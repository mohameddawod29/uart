==> flow/design.v <==
module MyFIFO 
				#(parameter Adress = 8,  
				parameter DataBits = 9)  
				(
				input clk,reset_n,
				input rd_en,wr_en,
				input [DataBits-2:0] data_wr,
				output reg [DataBits-2:0] data_rd,
				output reg full,empty
				);
				reg [DataBits-2:0] MyFIFO [Adress-1:0];
				reg [2:0] wr_ptr,rd_ptr;
				reg [3:0] count;
				always @ (count)
				begin
					empty <= (count == 0);
					full <= (count == 8);
				end
				always @ (posedge clk,negedge reset_n)       
				begin
					if (~reset_n)
						count <= 0;
					else if (!empty && rd_en)
						count <= count - 1;
					else if (!full && wr_en)
						count <= count + 1;
					else
						count <= count;
				end
				always @ (posedge clk,negedge reset_n)      
				begin
					if (~reset_n)
						data_rd <= 0;
					else
					begin
						if (!empty && rd_en)
							data_rd <= MyFIFO[rd_ptr];
						else
							data_rd <= data_rd;
					end
				end
				always @ (posedge clk)    
				begin
					if (!full && wr_en)
						MyFIFO[wr_ptr] <= data_wr ;
					else
						MyFIFO[wr_ptr] <= MyFIFO[wr_ptr];
				end
				always @ (posedge clk ,negedge reset_n)         
				begin
					if (~reset_n)
					begin
						wr_ptr <= 0;
						rd_ptr <= 0;
					end
					else
				   begin	
						if (!full && wr_en)
							wr_ptr <= wr_ptr + 1;
						else
							wr_ptr <= wr_ptr;
						if (!empty && rd_en)
							rd_ptr <= rd_ptr + 1;
						else
							rd_ptr <= rd_ptr;
					end
				end	
endmodule
module MyReceiver 
						 #(parameter DataBits = 9,ClkTicks = 16)
						 (
						 input clk,reset_n,
						 input tick,
						 input DataR,
						 output reg DataDone,
						 output reg error_check,                                            
						 output [DataBits-2:0] DataROut,
						 output [$clog2(ClkTicks)-1:0] c,                            
						 output [$clog2(DataBits)-1:0] n
						 );
						 reg [1:0] Q_next , Q_present;
						 reg [$clog2(ClkTicks)-1:0] c_next, c_present;                                  
						 reg [$clog2(DataBits)-1:0] n_next, n_present;                          
						 reg [DataBits-2:0] st_next, st_present;                                   
						 reg parity_next,parity_present;
						 localparam idle = 0, start = 1, recieve = 2, stop = 3;
						 always @ (posedge clk,negedge reset_n)
						 begin
							if (~reset_n)
							begin
								Q_present <= idle;
								c_present <= 0;
								n_present <= 0;
								st_present <= 0;
								parity_present <= 0;
							end
							else
							begin
								Q_present <= Q_next;
								c_present <= c_next;
								n_present <= n_next;
								st_present <= st_next;
								parity_present	<=	parity_next;			
							end
						end
						always @ (*)
						begin
							Q_next = Q_present;
							st_next = st_present;
							c_next = c_present;
							n_next = n_present;
							DataDone = 1'b0;
							parity_next = parity_present;
							error_check = 0;
							case (Q_present)
								idle:                                       
								begin
									if (~DataR)
									begin
										c_next = 0;
										Q_next = start;
									end
									else
										Q_next = idle;
								end
								start:                                       
								begin
									if (tick)
									begin
										if (c_next == 7)
										begin
											c_next = 0;
											n_next = 0;
											Q_next = recieve;
										end
										else
										begin
											c_next = c_next + 1;
											Q_next = start;
										end
									end
									else
										Q_next = start;
								end
								recieve:                                               
								begin
									if (tick)
									begin
										if (c_next == (ClkTicks-1))
										begin
											st_next = {DataR,st_next[DataBits-2:1]};
											c_next = 0;
											parity_next = parity_next ^ DataR;
											if (n_next == (DataBits-1))
											begin
												DataDone = 1'b1;
												Q_next = stop;
												error_check = (parity_next == DataR);
											end
											else
											begin
												n_next = n_next + 1;
												Q_next = recieve;
											end
										end
										else
										begin
											c_next = c_next + 1;
											Q_next = recieve;
										end
									end
									else
										Q_next = recieve;
								end
								stop:                                                                
								begin
									if (tick)
									begin
										if (c_next == (ClkTicks-1))
										begin
											Q_next = idle;								
										end
										else
										begin
											c_next = c_next + 1;
											Q_next = stop;
										end
									end
									else
										Q_next = stop;
								end
								default:
									Q_next = idle;
							endcase
						end
					assign DataROut = st_present;
					assign n = n_present;
					assign c = c_present;
endmodule
module MyTransmitter
						 #(parameter DataBits = 9,ClkTicks = 16)
						 (
						 input clk,reset_n,
						 input tick,
						 input [DataBits-2:0] DataIn,
						 input DataTStart,
						 output reg DataDone,
						 output DataT,
						 output reg parityBit,
						 output [$clog2(ClkTicks)-1:0] c,                            
						 output [$clog2(DataBits)-1:0] n
						 );
						 reg [1:0] Q_next, Q_present;                            
						 reg DataT_next, DataT_present;
						 reg [$clog2(ClkTicks)-1:0] c_next, c_present;                                  
						 reg [$clog2(DataBits)-1:0] n_next, n_present;                          
						 reg [DataBits-2:0] st_next, st_present;                                   
						 reg parity_next,parity_present;
						 localparam idle = 0, start = 1, trans = 2, stop = 3;
						 always @ (posedge clk,negedge reset_n)
						 begin
							if (~reset_n)
							begin
								Q_present <= idle;
								c_present <= 0;
								n_present <= 0;
								st_present <= 0;
								DataT_present <= 1'b0;
								parity_present <= 1'b0;
							end
							else
							begin
								Q_present <= Q_next;
								c_present <= c_next;
								n_present <= n_next;
								st_present <= st_next;
								parity_present	<= parity_next;
								if (n_present == (DataBits-1))
									DataT_present <= parityBit ;
								else
									DataT_present <= DataT_next;
							end
						end
						always @ (*)
						begin
							Q_next = Q_present;
							st_next = st_present;
							c_next = c_present;
							n_next = n_present;
							DataDone = 1'b0;
							parity_next	= parity_present;
							parityBit = 1'b0;
							case (Q_present)
								idle:                                       
								begin
									DataT_next = 1'b1;
									if (DataTStart)
									begin
										c_next = 0;
										st_next = DataIn;
										Q_next = start;
									end
									else
										Q_next = idle;
								end
								start:                                       
								begin
									DataT_next = 1'b0;
									if (tick)
									begin
										if (c_next == 7)
										begin
											c_next = 0;
											n_next = 0;
											Q_next = trans;
										end
										else
										begin
											c_next = c_next + 1;
											Q_next = start;
										end
									end
									else
										Q_next = start;
								end
								trans:                                               
								begin
									DataT_next = st_next[0];
									if (tick)
									begin
										if (c_next == (ClkTicks-1))
										begin
											c_next = 0;
											st_next = st_next >> 1;
											if (n_next == (DataBits-1))
											begin
												n_next = 0;
												Q_next = stop;
											end
											else
											begin
												n_next = n_next + 1;
												parity_next = parity_next ^ DataT_next;
												if (n_next == DataBits-2) 
													parityBit = parity_next;
												Q_next = trans;
											end
										end
										else
										begin
											c_next = c_next + 1;
											Q_next = trans;
										end
									end
									else
										Q_next = trans;
								end
								stop:                                                                
								begin
									DataT_next = 1'b1;
									if (tick)
									begin
										if (c_next == (ClkTicks-1))
										begin
											DataDone = 1'b1;
											Q_next = idle;
										end
										else
										begin
											c_next = c_next + 1;
											Q_next = stop;
										end
									end
									else
										Q_next = stop;
								end
								default:
									Q_next = idle;
							endcase
						end
					assign DataT = DataT_present;
					assign n = n_present;
					assign c = c_present;
endmodule
module MyUART 
				#(parameter DataBits = 9,ClkTicks = 16)
				(
				input clk,reset_n,
				input [11:0] FinalValue,
				input [DataBits-2:0] w_data,
				input wr_en,
				output T_full,
				output [DataBits-2:0] r_data,
				input rd_en,
				output R_empty,
				output [$clog2(ClkTicks)-1:0] c_T,                            
				output [$clog2(DataBits)-1:0] n_T,
				output [$clog2(ClkTicks)-1:0] c_R,                            
				output [$clog2(DataBits)-1:0] n_R,
			   output error_check
				);
				wire tick_en;               
				wire read_en_FIFO;          
				wire FIFO_T_empty;
				wire startT_en;             
				wire [DataBits-2:0] Data_FT;          
				wire write_en_FIFO;
				wire [DataBits-2:0] Data_RF; 
				wire data_TR;
				wire parityBit;
				Timer #(.n(12)) Stage0
				(
				.clk(clk),
				.reset_n(reset_n),
				.final_value(FinalValue),               
				.done(tick_en)                                 
				);   
				MyFIFO #(.DataBits(DataBits), .Adress(8)) Stage1
				(
				.clk(clk),
				.reset_n(reset_n),
			   .wr_en(wr_en),                                           
				.rd_en(read_en_FIFO),                                          
				.data_wr(w_data),                                            
				.data_rd(Data_FT),                                          
				.empty(FIFO_T_empty),                                               
				.full(T_full)                                                
				);
				assign startT_en = ~FIFO_T_empty;
				MyTransmitter #(.DataBits(DataBits), .ClkTicks(ClkTicks)) Stage2
				(
				.clk(clk),
				.reset_n(reset_n),
			   .tick(tick_en),                                             
				.DataIn(Data_FT),                                          
				.DataTStart(startT_en),                                     
				.DataDone(read_en_FIFO),                                      
				.DataT(data_TR),
				.parityBit(parityBit),
				.c(c_T),
				.n(n_T)
				);
				MyReceiver #(.DataBits(DataBits), .ClkTicks(ClkTicks))  Stage3
				(
				.clk(clk),
				.reset_n(reset_n),
				.tick(tick_en),																		
				.DataR(data_TR),
				.DataDone(write_en_FIFO),
            .DataROut(Data_RF),
				.error_check(error_check),
				.n(n_R),
				.c(c_R)
				);
				MyFIFO #(.DataBits(DataBits), .Adress(8)) Stage4
				(
				.clk(clk),
				.reset_n(reset_n),
			   .wr_en(write_en_FIFO),
				.rd_en(rd_en),
				.data_wr(Data_RF),
				.data_rd(r_data),
				.empty(R_empty),
				.full()
				);
endmodule
module Timer 
				#(parameter n = 8)
				(
				input clk,reset_n,
				input [n-1:0] final_value,
				output reg done
				);
				reg [n-1:0] Q;
				always @ (posedge clk , negedge reset_n)
				begin
					if (~reset_n)
						Q <= 'b0;
					else
					begin
						if ( Q == final_value)
						begin
							done <= 1'b1;
							Q <= 'b0;
						end
						else 
						begin
							done <= 1'b0;
							Q <= Q+1;
						end
					end
				end
endmodule 					
Step by step through the tools: MyUART
Tool output for the design above, in the order of the flow. Lines are those of the file above, counted from 1. Operators carry their Yosys type and port widths (W data, S select, Z words). The mark -- stands for no value.

Top: MyUART. Clock port: clk. Standard-cell library: sky130hd. Corner: tt_025C_1v80.

Word-level counts
Source: Yosys, flattened and elaborated, memories not mapped. Widths are those after wreduce. Registers that Yosys merges into a memory's read port (data or address) are not register bits. Print and check cells do not count. Memory sizes are those after Yosys's memory passes, which may raise the word count (mostly to a power of two), join words into wider ones and drop unused or constant bits.

Register bits: 71. The figure for bits in writable memories is 128. The entry for word width x clocked read ports reads 16. The figure for memories is 2. The entry for output and inout bits reads 27.

Memory list: Stage1.MyFIFO (depth 8, width 8, rd ports 1, write ports 1, RTL line 11) `reg [DataBits-2:0] MyFIFO [Adress-1:0];`; Stage4.MyFIFO (depth 8, width 8, rd ports 1, write ports 1, RTL line 11).

For $add $sub $neg the number is 13. Under eq/ne operators stands 33. Muxes and demuxes: 86. Bitwise logic cells: 7. The figure for reduce/logical cells is 30.

Operators by type and width (count): $mux W4 (28); $mux W8 (12); $pmux W4 S4 (2); $add A4 B1 Y4 const B (6); $eq A4 B4 Y1 const B (6); $mux W2 (12); $ne A2 B2 Y1 const B (11); $mux W1 (22); $pmux W8 S2 (1); $pmux W4 S2 (2); $pmux W2 S4 (2); $reduce_and A5 Y1 (3); $add A12 B1 Y12 const B (1); $eq A12 B12 Y1 (1); $add A3 B1 Y3 const B (4); $mux W12 (1); $ne A2 B1 Y1 const B (4); $eq A2 B2 Y1 const B (4); $sub A4 B1 Y4 const B (2); $eq A4 B3 Y1 const B (2); $logic_not A4 Y1 (2); $logic_not A1 Y1 (6); $reduce_or A2 Y1 (3); $reduce_or A3 Y1 (2); $reduce_and A6 Y1 (1); $pmux W1 S2 (3); $logic_and A1 B1 Y1 (4); $not A1 Y1 (4).

Other operator kinds: 12; their cells: 18.

Logic depth
Longest topological path by Yosys (ltp), each cell counted once; first at word level (registers and memories cut), then after technology mapping (sequential cells cut; the memories' decode and read muxes count).

The entry for depth after elaboration reads 9. For ABC_AREA the number is 0. The figure for depth in mapped cells is 11.

Netlist
The flow's flattened synthesis, as Yosys stat reports it; memories are mapped. The netlist is that of the ABC_AREA named above (0 if unset); the other value can give another one.

The figure for cells in the netlist is 655. The figure for synthesis area is 0.0094891 mm2. Sequential area: 0.0061284 mm2. For flip-flops the number is 219. Under buffer cells stands 30.

Cell types: sky130_fd_sc_hd__edfxtp_1 (count 129, total area 3.87E+03 um2); sky130_fd_sc_hd__dfrtp_1 (count 88, total area 2.2E+03 um2); sky130_fd_sc_hd__mux4_2 (count 32, total area 720.691 um2); sky130_fd_sc_hd__xnor2_1 (count 31, total area 271.51 um2); sky130_fd_sc_hd__mux2i_1 (count 25, total area 250.24 um2); sky130_fd_sc_hd__ha_1 (count 14, total area 175.168 um2); sky130_fd_sc_hd__nand2_1 (count 46, total area 172.666 um2); sky130_fd_sc_hd__o21ai_0 (count 34, total area 170.163 um2); sky130_fd_sc_hd__nor2_1 (count 43, total area 161.405 um2); sky130_fd_sc_hd__mux2_2 (count 10, total area 112.608 um2); sky130_fd_sc_hd__a21oi_1 (count 18, total area 90.086 um2); sky130_fd_sc_hd__nand3_1 (count 18, total area 90.086 um2); sky130_fd_sc_hd__inv_1 (count 23, total area 86.333 um2); sky130_fd_sc_hd__buf_2 (count 13, total area 65.062 um2); sky130_fd_sc_hd__nor4_1 (count 9, total area 56.304 um2); sky130_fd_sc_hd__dfstp_2 (count 2, total area 52.55 um2); sky130_fd_sc_hd__nand4_1 (count 8, total area 50.048 um2); sky130_fd_sc_hd__nor3_1 (count 10, total area 50.048 um2).

Other cell types: 52; their cells: 102. The figures by module come from a second, unflattened synthesis with its own total; it is not the netlist above.

The figure for cells (unflattened synthesis) is 729. For area total of the unflattened synthesis the number is 0.0098782 mm2.

Rows give one instance, submodules left out.

Modules: MyFIFO (instances 2, cells 206, area 0.0033407 mm2, sequential area 0.0023723 mm2); MyTransmitter (instances 1, cells 139, area 0.0013513 mm2, sequential area 0.0005518 mm2); MyReceiver (instances 1, cells 104, area 0.0010748 mm2, sequential area 0.0005268 mm2); Timer (n=12) (instances 1, cells 73, area 0.000767 mm2, sequential area 0.0003303 mm2); MyUART (instances 1, cells 1, area 0.0000038 mm2, sequential area 0 mm2).

Worst setup path after synthesis
OpenSTA on the mapped netlist: ideal clock, no wires. The path of least setup slack (recovery checks aside). Input and output delay are each 20% of the period. Register names are those of the netlist, which keeps one name where synthesis merged equal registers.

Path type: reg2reg. Start: register Stage3.c_present[0]. End: memory Stage4.MyFIFO[0][0]. Period: 4530 ps. For setup time the number is 383 ps. The entry for launch time at the first pin reads 0 ps. Arrival time: 2221 ps. Setup slack: 1926 ps. Delay of the path: 2604 ps. Under stages on the path stands 7. The figure for period reached after synthesis is 2604 ps.

"delay of the path" is the arrival time less input delay plus setup time. "stages on the path" counts driving pins, that of a launching flip-flop among them; a cell with two outputs on the path counts twice. "period reached after synthesis" is the clock period less the worst setup slack; recovery checks do not enter. This is arithmetic on one report: input and output delays are still those of the set period (20% each). Between the ends stands the longest chain of elaborated cells between them, by number of cells; it is not shown to be the way that was timed. Of several equally long chains one is given. Each line given opens the expression or statement behind the cell; cells for indexed reads and writes are added by Yosys, which also makes memories of some case tables. The path ends at the enable pin of a flip-flop; only ways to that pin are counted.

Path through: sky130_fd_sc_hd__dfrtp_1 -> sky130_fd_sc_hd__ha_1 -> sky130_fd_sc_hd__buf_2 -> sky130_fd_sc_hd__nand4_2 -> sky130_fd_sc_hd__nor4_4 -> sky130_fd_sc_hd__nand2b_1 -> sky130_fd_sc_hd__nor3_1. The figure for cells in the longest elaborated chain is 8. Under elaborated cells on any way between the ends stands 10. Classes of those cells: 2 x eq/ne; 5 x mux; 1 x logic; 2 x reduce/logical.

Ends and longest elaborated chain, after synthesis: from (decl) (RTL line 82) `reg [$clog2(ClkTicks)-1:0] c_next, c_present;`; from (assign) (RTL line 92) `c_present <= 0;`; from (assign) (RTL line 100) `c_present <= c_next;`; $eq A4 B4 Y1 (RTL line 149) `if (c_next == (ClkTicks-1))`; $mux W1 (RTL line 149); $mux W1 (RTL line 147) `if (tick)`; $pmux W1 S2 (RTL line 115) `case (Q_present)`; $logic_and A1 B1 Y1 (RTL line 44) `if (!full && wr_en)`; $ne A1 B1 Y1; $reduce_and A2 Y1; $or A1 B1 Y1; to (decl) (RTL line 11) `reg [DataBits-2:0] MyFIFO [Adress-1:0];`.

Worst path after layout
Path of least setup slack in the final report of stored run 1 (OpenROAD, finished layout, wires in). Where an end is a register, its clock arrival counts in the times. The path's times are printed in steps of 10 ps; the period is the one set.

Path type: reg2out. Start: register Stage3.c_present[0]. End: output error_check. Period: 4860 ps. The entry for launch time at the first pin reads 520 ps. Arrival time: 2660 ps. Setup slack: 1230 ps. Under stages on the path stands 5.

Between the ends stands the longest chain of elaborated cells between them, by number of cells; it is not shown to be the way that was timed. Of several equally long chains one is given.

Path through: sky130_fd_sc_hd__dfrtp_1 -> sky130_fd_sc_hd__ha_1 -> sky130_fd_sc_hd__nand4_2 -> sky130_fd_sc_hd__nor4_1 -> sky130_fd_sc_hd__clkdlybuf4s50_1. The figure for cells in the longest elaborated chain is 4. Under elaborated cells on any way between the ends stands 4. Classes of those cells: 1 x eq/ne; 3 x mux.

Ends and longest elaborated chain, after layout: from (decl) (RTL line 82) `reg [$clog2(ClkTicks)-1:0] c_next, c_present;`; from (assign) (RTL line 92) `c_present <= 0;`; from (assign) (RTL line 100) `c_present <= c_next;`; $eq A4 B4 Y1 (RTL line 149) `if (c_next == (ClkTicks-1))`; $mux W1 (RTL line 149); $mux W1 (RTL line 147) `if (tick)`; $pmux W1 S2 (RTL line 115) `case (Q_present)`; to (decl) (RTL line 360) `output error_check`.

Design MyUART on sky130hd. What follows are 2 stored runs of the flow, each under its own settings; their order means nothing. The constraints put input and output delay at 20% of the set period each and load the outputs with 0.01 pF. "achieved period" is the run's clock period less its worst setup slack. It is reckoned from that one timing run; input and output delays stay at 20% of the period that was set. "total power of the final layout" is the tool's figure for a default switching activity; nothing was simulated.

Stored run 1 has these settings: period_ns 4.86; CORE_UTILIZATION 34; SETUP_SLACK_MARGIN 0.16; PLACE_DENSITY_LB_ADDON 0.22; CORE_ASPECT_RATIO 1.91; CORE_MARGIN 3; CELL_PAD_IN_SITES_GLOBAL_PLACEMENT 3; CTS_CLUSTER_SIZE 88; CAP_MARGIN 5; MIN_ROUTING_LAYER met2; MAX_ROUTING_LAYER met4; SLEW_MARGIN 20. The measured netlist area reported by Yosys is 0.0094891 mm2. The die size stands at 0.0300553 mm2. The standard-cell area after routing reads 0.0111469 mm2. For the lowest setup slack the run shows 1,229 ps. The measured total negative slack on setup checks is 0 ps. For the total power of the final layout the run shows 4.757 mW. For the achieved period the run shows 3,631 ps.

Stored run 2 has these settings: period_ns 3.25; CORE_UTILIZATION 39; CAP_MARGIN 20; CORE_MARGIN 2; SLEW_MARGIN 20. The measured netlist area reported by Yosys is 0.0094891 mm2. The die size stands at 0.0255952 mm2. The standard-cell area after routing reads 0.0112696 mm2. For the lowest setup slack the run shows 182 ps. The measured total negative slack on setup checks is 0 ps. For the total power of the final layout the run shows 7.187 mW. For the achieved period the run shows 3,068 ps.
